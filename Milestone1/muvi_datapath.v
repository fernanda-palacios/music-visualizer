==> flow/design.v <==
`timescale 1 ns / 1 ps
module linedraw (
  input wire go,
  output wire busy,
  input wire [7:0] stax,
  input wire [7:0] stay,
  input wire [7:0] endx,
  input wire [7:0] endy,
  output wire wr,
  output wire [15:0] addr,
  input wire pclk
  );
parameter [1:0] IDLE = 2'd0;
parameter [1:0] RUN = 2'd1;
parameter [1:0] DONE = 2'd2;
reg [1:0] state;
reg signed [8:0] err;
reg signed [7:0] x, y;
wire signed [7:0] deltax, deltay, dx, dy, x0, x1, y0, y1, next_x, next_y, xa, ya, xb, yb;
wire signed [8:0] err_next, err1, err2, e2;
wire  in_loop, right, down, complete, e2_lt_dx, e2_gt_dy;
always @ (posedge pclk)
begin
  case (state)
    IDLE : if (go)
             state <= RUN;
           else
             state <= IDLE;
    RUN : if (complete)
             state   <= DONE;
          else
             state   <= RUN;
    DONE : if (go)
             state <= RUN;
           else
             state <= IDLE;
    default : state <= IDLE;
  endcase
 end
assign x0 =  stax;
assign x1 =  endx;
assign deltax = x1 - x0;
assign right = ~(deltax[7]);
assign dx = (!right) ? (-deltax) : (deltax);
assign y0 = stay;
assign y1 = endy;
assign deltay = y1 - y0;
assign down = ~(deltay[7]);
assign dy = (down) ? (-deltay) : (deltay);
assign e2 = err << 1;
assign e2_gt_dy = (e2 > dy) ? 1 : 0;
assign e2_lt_dx = (e2 < dx) ? 1 : 0;
assign err1 = e2_gt_dy ? (err + dy) : err;
assign err2 = e2_lt_dx ? (err1 + dx) : err1;
assign err_next = (in_loop) ? err2 : (dx + dy);
assign in_loop = (state == RUN);
assign next_x = (in_loop) ? xb : x0;
assign xb = e2_gt_dy ? xa : x;
assign xa = right ? (x + 1) : (x - 1);
assign next_y = (in_loop) ? yb : y0;
assign yb = e2_lt_dx ? ya : y;
assign ya = down ? (y + 1) : (y - 1);
assign complete = ( (x == x1) && (y == y1) );
always @(posedge pclk)
 begin
    err <= err_next;
    x <= next_x;
    y <= next_y;
 end
assign busy = in_loop;
assign wr = in_loop;
assign addr = {y,x};
endmodule
module muvi_datapath(start_x, 
							start_y, 
							end_x, 
							end_y, 
							ring,  
							line,	
							colour_in, 
							colour_out, 
							reset, 
							calculate, 
							draw, 
							load_colour,
							clock, 
							x,
							y, 
							wr,
							busy);
	input [2:0] colour_in;
	output reg	[2:0] colour_out;
	input reset;
	input calculate;
	input draw;
	input load_colour;
	input ring;
	input [3:0] line;
	output wire [7:0] start_x;
	output wire [7:0] start_y;
	output wire [7:0] end_x;
	output wire [7:0] end_y;
	input clock;
	output [7:0] x;
	output [7:0] y;
	output wire busy;
	output wire wr;
	wire [15:0] xy;
	reg [7:0] sx;
	reg [7:0] sy;
	reg [7:0] ex;
	reg [7:0] ey;
	get_coord coordinates(.ring(ring), .angle(line[3:0]), .start_x(start_x[7:0]), .start_y(start_y[7:0]), .end_x(end_x[7:0]), .end_y(end_y[7:0]));
	always @ (posedge clock) 
	begin
        if (!reset) 
				begin
				sx <= 8'b00000000;
				sy <= 8'b00000000;
				ex <= 8'b00000000;
				ey <= 8'b00000000;
				end
		  else if (calculate)
		      begin
				sx <= start_x;
				sy <= start_y;
				ex <= end_x;
				ey <= end_y;
				end
		  else if (load_colour)
				begin
				colour_out <= colour_in;
				end
    end
	 linedraw drawline(.go(draw), 
						.busy(busy), 
						.stax(sx[7:0]), 
						.stay(sy[7:0]),
						.endx(ex[7:0]),
						.endy(ey[7:0]),
						.wr(wr), 
						.addr(xy[15:0]),
						.pclk(clock)
						);
	 assign x = xy[7:0];
	 assign y = xy[15:8];
endmodule 
module get_coord(ring, angle, start_x, start_y, end_x, end_y);
	input ring;
	input [3:0] angle;
   output reg [7:0] start_x;
   output reg [7:0] start_y;
	output reg [7:0] end_x;
   output reg [7:0] end_y;
	always @(*)
		 begin 
			  case (ring)
					0: begin
							case (angle)
								0: begin
									 start_x = 8'b01101110;  
									 start_y = 8'b00111100;  
									 end_x = 8'b01111000;  
									 end_y = 8'b00111100;  
									end 
								1: begin
									 start_x = 8'b01101100;  
									 start_y = 8'b01000111;  
									 end_x = 8'b01110101;  
									 end_y = 8'b01001011;  
									end 
								2: begin
									 start_x = 8'b01100101;  
									 start_y = 8'b01010001;  
									 end_x = 8'b01101100;  
									 end_y = 8'b01011000;  
									end 
								3: begin
									 start_x = 8'b01011011;  
									 start_y = 8'b01011000;  
									 end_x = 8'b01011111;  
									 end_y = 8'b01100001;  
									end 
								4: begin
									 start_x = 8'b01010000;  
									 start_y = 8'b01011010;  
									 end_x = 8'b01010000;  
									 end_y = 8'b01100100;  
									end 
								5: begin
									 start_x = 8'b01000101;  
									 start_y = 8'b01011000;  
									 end_x = 8'b01000001;  
									 end_y = 8'b01100001;  
									end 
								6: begin
									 start_x = 8'b00111011;  
									 start_y = 8'b01010001;  
									 end_x = 8'b00110100;  
									 end_y = 8'b01011000;  
									end 
								7: begin
									 start_x = 8'b00110100;  
									 start_y = 8'b01000111;  
									 end_x = 8'b00101011;  
									 end_y = 8'b01001011;  
									end 
								8: begin
									 start_x = 8'b00110010;  
									 start_y = 8'b00111100;  
									 end_x = 8'b00101000;  
									 end_y = 8'b00111100;  
									end 
								9: begin
									 start_x = 8'b00110100;  
									 start_y = 8'b00110001;  
									 end_x = 8'b00101011;  
									 end_y = 8'b00101101;  
									end
								10: begin
									 start_x = 8'b00111011;  
									 start_y = 8'b00100111;  
									 end_x = 8'b00110100;  
									 end_y = 8'b00100000;  
									end 
								11: begin
									 start_x = 8'b01000101;  
									 start_y = 8'b00100000;  
									 end_x = 8'b01000001;  
									 end_y = 8'b00010111;  
									end 
								12: begin
									 start_x = 8'b01010000;  
									 start_y = 8'b00011110;  
									 end_x = 8'b01010000;  
									 end_y = 8'b00010100;  
									end 
								13: begin
									 start_x = 8'b01011011;  
									 start_y = 8'b00100000;  
									 end_x = 8'b01011111;  
									 end_y = 8'b00010111;  
									end 
								14: begin
									 start_x = 8'b01100101;  
									 start_y = 8'b00100111;  
									 end_x = 8'b01101100;  
									 end_y = 8'b00100000;  
									end 
								15: begin
									 start_x = 8'b01101100;  
									 start_y = 8'b00110001;  
									 end_x = 8'b01110101;  
									 end_y = 8'b00101101;  
									end	
							endcase
						end
					default: begin
									start_x = 8'b00000000;
									start_y = 8'b00000000;
									end_x = 8'b00000000;
									end_y = 8'b00000000;
								end
			  endcase
		 end
endmodule 
Step by step through the tools: muvi_datapath --
The steps from the RTL of muvi_datapath to its reports follow in flow order. Lines are those of the file above, counted from 1. Library cell names are shortened. Not given: --
Set-up: top muvi_datapath, clock input clock, cell library sky130hd, corner tt_025C_1v80

After elaboration --
Counts by Yosys on the flattened word-level netlist (proc, flatten, opt, wreduce; memories kept). Register bits leave out memories and registers merged into their read ports (data or address). Print and check cells are left out. Cells with the same type and inputs are merged into one. Yosys's memory passes give these memory sizes; they may raise the number of words (mostly to a power of two), join words into wider ones and drop unused or constant bits.
Word-level totals: register bits 62, bits in read-only memories 448, memory cells 1, bits of input ports 13, output and inout port bits 53, cells after elaboration 54
Cells by class: add/sub/neg operators 11, order comparisons 2, equal/unequal tests 6, muxes and demuxes 20, bitwise logic cells 1, reduce/logical cells 4
Memories:
- (name not given) | words 16, bits a word 28, read ports 1, write ports 0, line 159 | case (angle)
Operators with widths (count):
- 8-bit 2-to-1 mux | 12
- 9-bit 2-to-1 mux | 3
- 9-bit by 8-bit adder with 9-bit output | 2
- 8-bit by 2-bit adder with 8-bit output with constant B | 2
- 8-bit by 2-bit subtractor with 8-bit output with constant B | 2
- 8-bit subtractor | 2
- 8-bit == test | 2
- 8-bit negation | 2
- 8-bit by 8-bit adder with 9-bit output | 1
- 9-bit by 8-bit greater-than comparator with 1-bit output | 1
- 9-bit by 8-bit less-than comparator with 1-bit output | 1
- 2-bit by 1-bit inequality test with 1-bit output with constant B | 2
- 2-bit case mux with 2-bit select | 1
- 3-bit AND reduction | 1
- 1-bit 2-to-1 mux | 3
- 2-bit by 1-bit == test with 1-bit output with constant B | 1
- 2-bit == test with constant B | 1
- 2-bit zero test | 1
- 2-bit OR reduction | 1
- 2-bit 2-to-1 mux | 1
- 1-bit logical AND | 1
- 1-bit inverter | 1

Depth --
Longest topological path by Yosys (ltp), each cell counted once; first at word level (registers and memories cut), then after technology mapping (sequential cells cut; the memories' decode and read muxes count).
Depth: word-level depth 9, ABC_AREA 0, depth in mapped cells 30, mapped depth without buffers 30

Netlist --
Source: synth_stat.txt of the flow (Yosys; design flattened, memories mapped). It holds for the ABC_AREA given above (unset counts as 0); a run with the other value may have another netlist. Totals and module areas in this step are rounded.
Cell types:
- ha_1 | count 66, total area 825.792 µm²
- dfxtp_1 | count 34, total area 680.653 µm²
- edfxtp_1 | count 19, total area 570.547 µm²
- mux2i_1 | count 30, total area 300.288 µm²
- xnor2_1 | count 27, total area 236.477 µm²
- inv_1 | count 58, total area 217.709 µm²
- xor2_1 | count 24, total area 210.202 µm²
- nor2b_1 | count 33, total area 206.448 µm²
- a21oi_1 | count 41, total area 205.197 µm²
- nor2_1 | count 51, total area 191.434 µm²
- o21ai_0 | count 32, total area 160.154 µm²
- a21o_1 | count 20, total area 150.144 µm²
- fa_1 | count 7, total area 140.134 µm²
- nand2_1 | count 37, total area 138.883 µm²
- nor3_1 | count 20, total area 100.096 µm²
- clkbuf_1 | count 20, total area 75.072 µm²
- buf_4 | count 9, total area 67.565 µm²
- nand3_1 | count 12, total area 60.058 µm²
Not listed: further types 40, cells in them 98.
Mapped netlist: cell count 638, synthesis area 5336 µm², area of sequential cells 1251 µm², flip-flop cells 53, buffer cells 31
The figures by module come from a second, unflattened synthesis with its own total; it is not the netlist above.
Second synthesis, totals: cells (unflattened synthesis) 683, area total of the unflattened synthesis 5994 µm²
Each row is one instance without its submodules.
Modules:
- linedraw | times used 1, cells 476, area 3993 µm², sequential area 680.7 µm²
- muvi_datapath | times used 1, cells 108, area 1341 µm², sequential area 730.7 µm²
- get_coord | times used 1, cells 99, area 660.6 µm², sequential area 0.0 µm²

Worst setup path after synthesis --
Path of least setup slack by OpenSTA after synthesis, without wires, with an ideal clock, recovery checks aside; 20% of the period is set as input and as output delay. Where synthesis merged equal registers, the netlist keeps one of their names.
Timing after synthesis: kind reg2reg, start reg ex[0], end reg drawline.err[6], clock period 8.19 ns, library setup time 0.120 ns, time at the first pin 0.000 ns, data arrival time 5.179 ns, data required time 8.070 ns, slack 2.891 ns, delay of the path 5.299 ns, stages on the path 29, path buffers 0, synthesis period reached 5.299 ns
"delay of the path" is the arrival time less input delay plus setup time. "stages on the path" counts driving pins, that of a launching flip-flop among them; a cell with two outputs on the path counts twice. "synthesis period reached" = period - worst setup slack (recovery checks aside). The figure is calculated, with input and output delays left at 20% of the set period. The rows between start and end are the longest chain of elaborated cells between them; the timing report does not say that the signal goes this way. Where chains are equally long, one stands for them. Each line given opens the expression or statement behind the cell; cells for indexed reads and writes are added by Yosys, which also makes memories of some case tables.
Between the ends, after synthesis: cell sequence dfxtp_1 -> inv_1 -> ha_1 -> inv_1 -> fa_1 -> and3_1 -> nor3_2 -> nor2_1 -> or3_1 -> or3_1 -> inv_1 -> ha_1 -> nand3_1 -> nor3_1 -> nand2b_1 -> a211o_2 -> o211ai_4 -> mux2_2 -> ha_1 -> inv_1 -> fa_1 -> nor2b_1 -> o21ai_0 -> nand2b_1 -> a21o_1 -> a21oi_1 -> xor2_1 -> nor3_1 -> a211o_1, cells in the longest elaborated chain 7, elaborated cells on any way between the ends 9, source lines of those cells 5, those cells by class 4 x add/sub; 1 x compare; 4 x mux
Ends and longest elaborated chain, after synthesis:
- start, declared | line 111 | reg [7:0] ex;
- start, assigned | line 120 | ex <= 8'b00000000;
- start, assigned | line 127 | ex <= end_x;
- 8-bit subtractor | line 42 | assign deltax = x1 - x0;
- 8-bit negation | line 44 | assign dx = (!right) ? (-deltax) : (deltax);
- 8-bit 2-to-1 mux | line 44
- 9-bit by 8-bit less-than comparator with 1-bit output | line 52 | assign e2_lt_dx = (e2 < dx) ? 1 : 0;
- 1-bit 2-to-1 mux | line 52
- 9-bit 2-to-1 mux | line 54 | assign err2 = e2_lt_dx ? (err1 + dx) : err1;
- 9-bit 2-to-1 mux | line 55 | assign err_next = (in_loop) ? err2 : (dx + dy);
- end, assigned | line 66 | err <= err_next;
- end, declared | line 17 | reg signed [8:0] err;

Path in the finished layout --
Path of least setup slack in the final report of run A (OpenROAD, finished layout, wires in). Where an end is a register, its clock arrival counts in the times.
Timing post-layout: kind reg2reg, start reg ex[0], end reg drawline.err[6], clock period 4.94 ns, library setup time 0.11 ns, time at the first pin 0.29 ns, data arrival time 5.19 ns, data required time 5.13 ns, slack -0.06 ns, stages on the path 31, path buffers 0
The rows between start and end are the longest chain of elaborated cells between them; the timing report does not say that the signal goes this way. Where chains are equally long, one stands for them.
Between the ends, post-layout: cell sequence dfxtp_2 -> inv_2 -> ha_4 -> inv_2 -> fa_2 -> inv_2 -> ha_4 -> nor2b_4 -> nand4_1 -> nand3_2 -> xnor2_2 -> inv_2 -> ha_4 -> nand3_4 -> o211ai_1 -> a21oi_1 -> nor2_1 -> a2bb2oi_2 -> o211ai_4 -> mux2_4 -> ha_4 -> inv_2 -> fa_2 -> nor2b_2 -> o21ai_1 -> nand2b_1 -> a21o_1 -> a21oi_2 -> xor2_1 -> nor3_2 -> a211o_1, cells in the longest elaborated chain 7, elaborated cells on any way between the ends 9, source lines of those cells 5, those cells by class 4 x add/sub; 1 x compare; 4 x mux
Ends and longest elaborated chain, post-layout:
- start, declared | line 111 | reg [7:0] ex;
- start, assigned | line 120 | ex <= 8'b00000000;
- start, assigned | line 127 | ex <= end_x;
- 8-bit subtractor | line 42 | assign deltax = x1 - x0;
- 8-bit negation | line 44 | assign dx = (!right) ? (-deltax) : (deltax);
- 8-bit 2-to-1 mux | line 44
- 9-bit by 8-bit less-than comparator with 1-bit output | line 52 | assign e2_lt_dx = (e2 < dx) ? 1 : 0;
- 1-bit 2-to-1 mux | line 52
- 9-bit 2-to-1 mux | line 54 | assign err2 = e2_lt_dx ? (err1 + dx) : err1;
- 9-bit 2-to-1 mux | line 55 | assign err_next = (in_loop) ? err2 : (dx + dy);
- end, assigned | line 66 | err <= err_next;
- end, declared | line 17 | reg signed [8:0] err;

Memo
Re: implementation data of muvi_datapath

Top module muvi_datapath; platform sky130hd; tools Yosys and OpenROAD; 2 stored runs in no particular order. Input and output delays are each 20% of the period that was set; the output load is 0.01 pF.
By "clock period reached" is meant the clock period of the run minus its worst setup slack. This is arithmetic on one report: input and output delays are still those of the set period (20% each).
"time used up by the worst setup path" is the time allowed to the run's worst setup path (the clock period less input and output delay, where it has them) less its slack. Clock arrival times count: a late capture clock shortens it, a late launch clock lengthens it.
Measured values are rounded.

* Run A | settings: period_ns 4.94; CORE_UTILIZATION 39; SETUP_SLACK_MARGIN 0.12; PLACE_DENSITY_LB_ADDON 0.05; TNS_END_PERCENT 35; CTS_CLUSTER_SIZE 24; CAP_MARGIN 5; SLEW_MARGIN 35; MAX_ROUTING_LAYER met4; CORE_MARGIN 2 | results: chip area in the Yosys report 5336 µm²; area of the die 14640 µm²; standard-cell area after layout 6854 µm²; utilization 51.6 %; smallest setup slack -0.063 ns; total negative slack on setup checks -0.065 ns; final worst hold slack 0.462 ns; clock period reached 5.003 ns; time used up by the worst setup path 5.00 ns; worst path kind reg2reg
* Run B | settings: period_ns 5.5; CORE_UTILIZATION 25; PLACE_DENSITY_LB_ADDON 0.04; CORE_MARGIN 8; CELL_PAD_IN_SITES_GLOBAL_PLACEMENT 2; TNS_END_PERCENT 45; GPL_ROUTABILITY_DRIVEN 1; CTS_CLUSTER_DIAMETER 163; MIN_ROUTING_LAYER met2; CAP_MARGIN 20; SLEW_MARGIN 20 | results: chip area in the Yosys report 5336 µm²; area of the die 26280 µm²; standard-cell area after layout 6728 µm²; utilization 32.0 %; smallest setup slack 0.356 ns; total negative slack on setup checks 0.000 ns; final worst hold slack 0.475 ns; clock period reached 5.144 ns; time used up by the worst setup path 5.14 ns; worst path kind reg2reg
